==> flow/design.v <==
`timescale 1ns / 1ps
module curt(
        input clk_i,
        input rst_i,
        input [7:0] x_bi,
        input start_i,
        output busy_o,
        output reg [7:0] y_bo
    );
    localparam IDLE = 3'b000;
    localparam WORK = 3'b001;
    localparam WAIT_MUL_1 = 3'b010;
    localparam WAIT_MUL_2 = 3'b011;
    localparam END = 3'b111;
    reg [2:0]state;
    reg [7:0]a_mul;
    reg [7:0]b_mul;
    reg start_mul;
    wire busy_mul;
    wire [15:0]output_mul;
    mult m(.clk_i(clk_i),
           .rst_i(rst_i),
           .a_bi(a_mul),
           .b_bi(b_mul),
           .start_i(start_mul),
           .busy_o(busy_mul),
           .y_bo(output_mul));
    reg [7:0]y;
    reg [7:0]x;
    reg [7:0]s;
    wire [8:0]y_shifted;
    wire [8:0]y_inc;
    assign y_shifted = y << 1;
    assign y_inc = y + 1;
    assign busy_o = state != IDLE;
    always @(posedge clk_i)
        if (rst_i) begin
            y <= 0;
            y_bo <= 0;
            state <= IDLE;
            a_mul <= 0;
            b_mul <= 0;
            start_mul <= 0;
            x <= 0;
        end else begin
            case (state)
            IDLE:
            begin
                if (start_i) begin
                    state <= WORK;
                    s <= 6;
                    y <= 0;
                    x <= x_bi;
                end
            end
            WORK:
            begin
                if (s[7]) begin
                    state <= END;
                end else begin
                    y <= y_shifted;
                    a_mul <= y_shifted;
                    b_mul <= 3;
                    start_mul <= 1;
                    state <= WAIT_MUL_1;
                end
            end
            WAIT_MUL_1:
            begin    
                if (~busy_mul & ~start_mul) begin
                    a_mul <= output_mul;
                    b_mul <= y_inc;
                    start_mul <= 1;
                    state <= WAIT_MUL_2;
                end else begin
                    start_mul <= 0;
                end
            end
            WAIT_MUL_2:
            begin    
                if (~busy_mul & ~start_mul) begin
                    if (x >= (output_mul + 1) << s) begin
                        x <= x - ((output_mul + 1) << s);
                        y <= y + 1;
                    end
                    s <= s - 3;
                    state <= WORK;
                end else begin
                    start_mul <= 0;
                end
            end
            END:
            begin
                y_bo <= y;
                state <= IDLE;
            end
            endcase
        end
endmodule
`timescale 1ns / 1ps
module fun(
        input clk_i,
        input rst_i,
        input [7:0] a_bi,
        input [7:0] b_bi,
        input start_i,
        output busy_o,
        output reg [7:0] y_bo
    );
    reg [7:0] b;
    reg start_sq;
    wire busy_sq;
    wire [7:0] sq_res;
    sqrt sq(.clk_i(clk_i),
            .rst_i(rst_i),
            .x_bi(b),
            .start_i(start_sq),
            .busy_o(busy_sq),
            .y_bo(sq_res));
    reg [7:0] a;
    reg start_cu;
    wire busy_cu;
    wire [7:0] cu_res;
    curt cu(.clk_i(clk_i),
            .rst_i(rst_i),
            .x_bi(a),
            .start_i(start_cu),
            .busy_o(busy_cu),
            .y_bo(cu_res));
    localparam IDLE = 1'b0;
    localparam WORK = 1'b1;
    reg state;
     assign busy_o = state != IDLE;
     always @(posedge clk_i)
        if (rst_i) begin
            y_bo <= 0;
            state <= IDLE;
            a <= 0;
            b <= 0;
            start_sq <= 0;
            start_cu <= 0;
        end else begin
            case (state)
            IDLE:
                if (start_i) begin
                    state <= WORK;
                    y_bo <= 0;
                    a <= a_bi;
                    b <= b_bi;
                    start_cu <= 1;
                    start_sq <= 1;
                end
            WORK:
                begin
                    if ((~busy_sq) & (~busy_cu) & (~start_cu) & (~start_sq)) begin
                        state <= IDLE;
                        y_bo <= cu_res + sq_res;
                        a <= 0;
                        b <= 0;
                    end else begin
                        start_sq <= 0;
                        start_cu <= 0;
                    end
                end
            endcase
        end
endmodule
`timescale 1ns / 1ps
module mult (
        input clk_i,
        input rst_i,
        input [7:0] a_bi,
        input [7:0] b_bi,
        input start_i,
        output busy_o,
        output reg [15:0] y_bo
    );
    localparam IDLE = 1'b0;
    localparam WORK = 1'b1;
    reg[2:0] ctr;
    wire end_step;
    wire[7:0] part_sum;
    wire[15:0] shifted_part_sum;
    reg [7:0] a, b ;
    reg [15:0] part_res;
    reg state;
    assign part_sum = a & {8{b[ctr]}};
    assign shifted_part_sum = part_sum << ctr;
    assign end_step = (ctr == 5'h7);
    assign busy_o = state;
    always @(posedge clk_i)
        if (rst_i) begin
            ctr <= 0;
            part_res<= 0;
            y_bo <= 0;
            state <= IDLE;
        end else begin
            case (state)
            IDLE:
                if (start_i) begin
                    state <= WORK;
                    a <= a_bi;
                    b <= b_bi;
                    ctr <= 0;
                    part_res <= 0;
                end
            WORK:
                begin
                    if (end_step) begin
                        state <= IDLE;
                        y_bo <= part_res;
                    end
                    part_res <= part_res + shifted_part_sum;
                    ctr <= ctr + 1;
                end
            endcase
        end
endmodule
`timescale 1ns / 1ps
module sqrt(
        input clk_i,
        input rst_i,
        input [7:0] x_bi,
        input start_i,
        output busy_o,
        output reg [7:0] y_bo
    );
    localparam IDLE = 1'b0;
    localparam WORK = 1'b1;
    reg [7:0] x;
    reg [7:0] m;
    reg [7:0] y;
    wire [7:0] y_shifted;
    reg [7:0] b;
    reg state;
    wire end_step;
    wire [7:0] b_tmp;
    assign end_step = (m == 0);
    assign busy_o = state;
    assign y_shifted = y >> 1;
    assign b_tmp = y | m;
    always @(posedge clk_i)
        if (rst_i) begin
            y <= 0;
            y_bo <= 0;
            state <= IDLE;
        end else begin
            case (state)
            IDLE:
                if (start_i) begin
                    state <= WORK;
                    x <= x_bi;
                    m <= 8'b01000000;
                    b <= 0;
                    y_bo <= 0;
                    y <= 0;
                end
            WORK:
                if (end_step) begin
                    state <= IDLE;
                    y_bo <= y;
                end else begin
                    b <= b_tmp;
                    if (x >= b_tmp) begin
                        x <= x - b_tmp;
                        y <= y_shifted | m;
                    end else begin
                        y <= y_shifted;
                    end
                    m <= m >> 2;
                end
            endcase
        end
endmodule
[Reports on fun]
What the tools print for fun, step after step.
Lines are those of the file above, counted from 1.
Library cell names are shortened.
A cell with - has no value.
Design
  design top: fun
  clock port: clk_i
  standard-cell library: sky130hd
  corner: tt_025C_1v80

[Word-level counts]
Counts by Yosys on the flattened word-level netlist (proc, flatten, opt, wreduce; memories kept). Register bits leave out memories and registers merged into their read ports (data or address). Print and check cells are left out. Cells with the same type and inputs are merged into one.
Storage and ports
  register bits: 163
  word-level cells: 154
Cells by class
  add/sub/neg operators: 8
  order comparisons: 2
  equality and inequality tests: 19
  shift operators: 3
  multiplexer cells: 62
  bitwise operators: 14
  reductions and logical operators: 22
Operators by type and width (number)
  2-to-1 mux 8 bit: 25
  case mux 8 bit (select 2 bit): 11
  left shift 17 x 8 -> 32 bit: 1
  greater-or-equal comparator 8 x 32 -> 1 bit: 1
  case mux 16 bit (select 2 bit): 1
  case mux 8 bit (select 3 bit): 1
  != test 2 bit with constant B: 9
  adder 16 x 1 -> 17 bit with constant B: 1
  adder 16 bit: 1
  AND reduction 4 bit: 4
  left shift 8 x 3 -> 16 bit: 1
  subtractor 8 bit: 2
  2-to-1 mux 16 bit: 1
  case mux 3 bit (select 5 bit): 1
  2-to-1 mux 3 bit: 5
  AND reduction 3 bit: 4
  2-to-1 mux 1 bit: 11
  != test 2 x 1 -> 1 bit with constant B: 5
  AND reduction 2 bit: 5
  nonzero test 3 bit: 3
  bitwise OR 7 x 8 -> 8 bit: 1
  adder 8 x 1 -> 8 bit with constant B: 1
  subtractor 8 x 2 -> 8 bit with constant B: 1
  variable part select 8 x 3 -> 1 bit: 1
  adder 8 bit: 1
  greater-or-equal comparator 8 bit: 1
  bitwise AND 8 bit: 1
  bitwise OR 8 bit: 1
Other operator kinds: 14; their cells: 29.

[Logic depth]
Depth = most cells in a row (Yosys ltp): at word level without a register or memory, in the mapped netlist without a sequential cell, where the memories' decode and read muxes count.
Depth
  depth in word-level cells: 7
  ABC_AREA: 0
  mapped depth: 18
  depth with buffers taken out: 15

[Mapped cells and area]
The flow's flattened synthesis, as Yosys stat reports it; memories are mapped. The netlist is that of the ABC_AREA named above (0 if unset); the other value can give another one.
Cell types (number)
  dfxtp_1: 121
  edfxtp_1: 36
  a21oi_1: 126
  ha_1: 42
  nor2_1: 127
  nand2_1: 122
  nand3_1: 56
  clkbuf_1: 61
  xnor2_1: 23
  mux2i_1: 18
  a211oi_1: 22
  o21ai_0: 30
  xor2_1: 15
  nor3_1: 23
  a31oi_1: 17
  inv_1: 28
  mux2_2: 9
  a311oi_1: 11
Other cell types: 51; their cells: 205.
Mapped netlist
  mapped cells: 1092
  mapped area: 9028.7 um^2
  area of sequential cells: 3503.4 um^2
  flip-flop cells: 157
  buffer cells: 72
By module: a second synthesis without flattening, with its own total; a netlist apart from the flattened one above.
Unflattened totals
  cells (unflattened synthesis): 1199
  area (unflattened synthesis): 10060.9 um^2
Each row is one instance without its submodules.
Modules
  curt: instances 1, cells 549, area 4309.1 um^2, seq. area 1121.1 um^2
  mult: instances 1, cells 341, area 2970.3 um^2, seq. area 1201.2 um^2
  sqrt: instances 1, cells 159, area 1520.2 um^2, seq. area 660.6 um^2
  fun: instances 1, cells 150, area 1261.2 um^2, seq. area 520.5 um^2

[Timing after synthesis]
OpenSTA on the mapped netlist: ideal clock, no wires. The path of least setup slack (recovery checks aside). Input and output delay are each 20% of the period. Register names are those of the netlist, which keeps one name where synthesis merged equal registers.
Timing post-synthesis
  path kind: flip-flop to flip-flop
  from: register cu.s[7]
  to: register cu.y[0]
  period: 4.76 ns
  setup time: 0.121 ns
  time at the first pin: 0.000 ns
  data arrival time: 3.853 ns
  required time: 4.639 ns
  slack: 0.787 ns
  delay of the path: 3.974 ns
  stages on the path: 16
  path buffers: 1
  synthesis period reached: 3.973 ns
"delay of the path" is the arrival time less input delay plus setup time.
"stages on the path": output pins that drive a net of the path, with the launching flip-flop's if there is one; two outputs of one cell count as two.
"synthesis period reached" = period - worst setup slack (recovery checks aside). The figure is calculated, with input and output delays left at 20% of the set period.
The rows between start and end are the longest chain of elaborated cells between them; the timing report does not say that the signal goes this way. Where chains are equally long, one stands for them.
A line is the first line of the expression or statement that the cell stems from. Yosys adds cells for indexed reads and writes and turns some case tables into memories.
At most two assigning lines are given for a register; there are more.
On the way, post-synthesis
  cell sequence: edfxtp_1 nor2_1 clkbuf_1 o211ai_1 o21a_1 or2_2 ha_1 nor2b_1 o21ai_0 a21boi_0 nor3_1 o221ai_1 a31oi_1 or4b_4 nor2_2 mux2_2
  cells in the longest elaborated chain: 5
RTL lines, path post-synthesis
  from (decl): RTL line 30  | reg [7:0]s;
  from (assign): RTL line 51  | s <= 6;
  from (assign): RTL line 86  | s <= s - 3;
  left shift 17 x 8 -> 32 bit: RTL line 82  | if (x >= (output_mul + 1) << s) begin
  greater-or-equal comparator 8 x 32 -> 1 bit: RTL line 82
  2-to-1 mux 8 bit: RTL line 82
  2-to-1 mux 8 bit: RTL line 81  | if (~busy_mul & ~start_mul) begin
  case mux 8 bit (select 3 bit): RTL line 46  | case (state)
  to (assign): RTL line 61  | y <= y_shifted;
  to (assign): RTL line 84  | y <= y + 1;
  to (decl): RTL line 28  | reg [7:0]y;

[Path in the finished layout]
Path of least setup slack in the final report of run 1 (OpenROAD, finished layout, wires in). Where an end is a register, its clock arrival counts in the times.
Timing after layout
  path kind: flip-flop to flip-flop
  from: register cu.m.y_bo[0]
  to: register cu.x[1]
  period: 4.3 ns
  setup time: 0.09 ns
  time at the first pin: 0.43 ns
  data arrival time: 4.47 ns
  required time: 4.65 ns
  slack: 0.18 ns
  stages on the path: 17
  path buffers: 1
The rows between start and end are the longest chain of elaborated cells between them; the timing report does not say that the signal goes this way. Where chains are equally long, one stands for them.
At most two assigning lines are given for a register; there are more.
On the way, after layout
  cell sequence: dfxtp_1 ha_1 buf_4 xor2_1 o211ai_1 o21a_1 or2_2 ha_1 nor2b_2 o21ai_0 a21boi_1 nor3_1 o221ai_1 a31oi_1 or4b_4 or4_1 o31ai_1
  cells in the longest elaborated chain: 6
RTL lines, path after layout
  from (decl): RTL line 176  | output reg [15:0] y_bo
  from (assign): RTL line 195  | y_bo <= 0;
  from (assign): RTL line 211  | y_bo <= part_res;
  adder 16 x 1 -> 17 bit: RTL line 83  | x <= x - ((output_mul + 1) << s);
  left shift 17 x 8 -> 32 bit: RTL line 83
  subtractor 8 bit: RTL line 83
  2-to-1 mux 8 bit: RTL line 82  | if (x >= (output_mul + 1) << s) begin
  2-to-1 mux 8 bit: RTL line 81  | if (~busy_mul & ~start_mul) begin
  case mux 8 bit (select 2 bit): RTL line 46  | case (state)
  to (assign): RTL line 53  | x <= x_bi;
  to (assign): RTL line 83
  to (decl): RTL line 29  | reg [7:0]x;

Wiki page: fun / flow data

2 stored runs of fun in the flow (synthesis by Yosys, layout by OpenROAD, sky130hd cells), in arbitrary order. Constraints: input delay and output delay 20% of the set period each, output load 0.01 pF.
"achieved clock period (ns)" is the run's clock period less its worst setup slack. It is reckoned from that one timing run; input and output delays stay at 20% of the period that was set.
By "worst setup path time (ns)" is meant the share of the clock period that the worst setup path is allowed (20% is reserved at inputs, 20% at outputs), minus its slack. Clock arrival times at its registers enter into it.
"finish__power__total": no workload was simulated; the value follows from the tool's default switching activity.

Flow files of run 1
==> flow/run.sh <==
#!/bin/bash
# the make line also repeats the synthesis and layout settings of config.mk as NAME=value (left out here)
make -C /OpenROAD-flow-scripts/flow DESIGN_CONFIG=/design/flow/config.mk WORK_HOME=/design/flow/orfs CLKGATE_MAP_FILE= finish
==> flow/config.mk <==
export PLATFORM = sky130hd
export DESIGN_NAME = fun
export DESIGN_NICKNAME = fun
export VERILOG_FILES = /design/flow/design.v
export SDC_FILE = /design/flow/constraint.sdc
export NUM_CORES = 4
export LEC_CHECK = 0
export CAP_MARGIN = 10
export CELL_PAD_IN_SITES_DETAIL_PLACEMENT = 1
export CELL_PAD_IN_SITES_GLOBAL_PLACEMENT = 0
export CORE_MARGIN = 2
export CORE_UTILIZATION = 47
export GPL_ROUTABILITY_DRIVEN = 1
export HOLD_SLACK_MARGIN = 0.16
export PLACE_DENSITY_LB_ADDON = 0.21
export SLEW_MARGIN = 20
==> flow/constraint.sdc <==
create_clock -name core_clock -period 4.3 [get_ports {clk_i}]
set_input_delay 0.8600 -clock core_clock [delete_from_list [all_inputs] [get_ports {clk_i}]]
set_output_delay 0.8600 -clock core_clock [all_outputs]
set_load 0.01 [all_outputs]

report of run 1
yosys chip area after synthesis (um^2): 9028.7
finish__design__die__area: 20334.8
finish__design__instance__area__stdcell: 10266.1
finish__design__instance__utilization: 0.5470
finish__timing__setup__ws: 0.179
finish__timing__setup__tns: 0.000
finish__timing__hold__ws: 0.434
finish__power__total: 4.368e-03
achieved clock period (ns): 4.121
worst setup path time (ns): 4.12
worst setup path kind: flip-flop to flip-flop

Flow files of run 2
==> flow/run.sh <==
#!/bin/bash
# the make line also repeats the synthesis and layout settings of config.mk as NAME=value (left out here)
make -C /OpenROAD-flow-scripts/flow DESIGN_CONFIG=/design/flow/config.mk WORK_HOME=/design/flow/orfs CLKGATE_MAP_FILE= finish
==> flow/config.mk <==
export PLATFORM = sky130hd
export DESIGN_NAME = fun
export DESIGN_NICKNAME = fun
export VERILOG_FILES = /design/flow/design.v
export SDC_FILE = /design/flow/constraint.sdc
export NUM_CORES = 4
export LEC_CHECK = 0
export CAP_MARGIN = 20
export CORE_MARGIN = 2
export CORE_UTILIZATION = 23
export SLEW_MARGIN = 20
==> flow/constraint.sdc <==
create_clock -name core_clock -period 4.19 [get_ports {clk_i}]
set_input_delay 0.8380 -clock core_clock [delete_from_list [all_inputs] [get_ports {clk_i}]]
set_output_delay 0.8380 -clock core_clock [all_outputs]
set_load 0.01 [all_outputs]

report of run 2
yosys chip area after synthesis (um^2): 9028.7
finish__design__die__area: 40856.5
finish__design__instance__area__stdcell: 10627.7
finish__design__instance__utilization: 0.2744
finish__timing__setup__ws: 0.200
finish__timing__setup__tns: 0.000
finish__timing__hold__ws: 0.436
finish__power__total: 4.273e-03
achieved clock period (ns): 3.990
worst setup path time (ns): 3.99
worst setup path kind: flip-flop to flip-flop
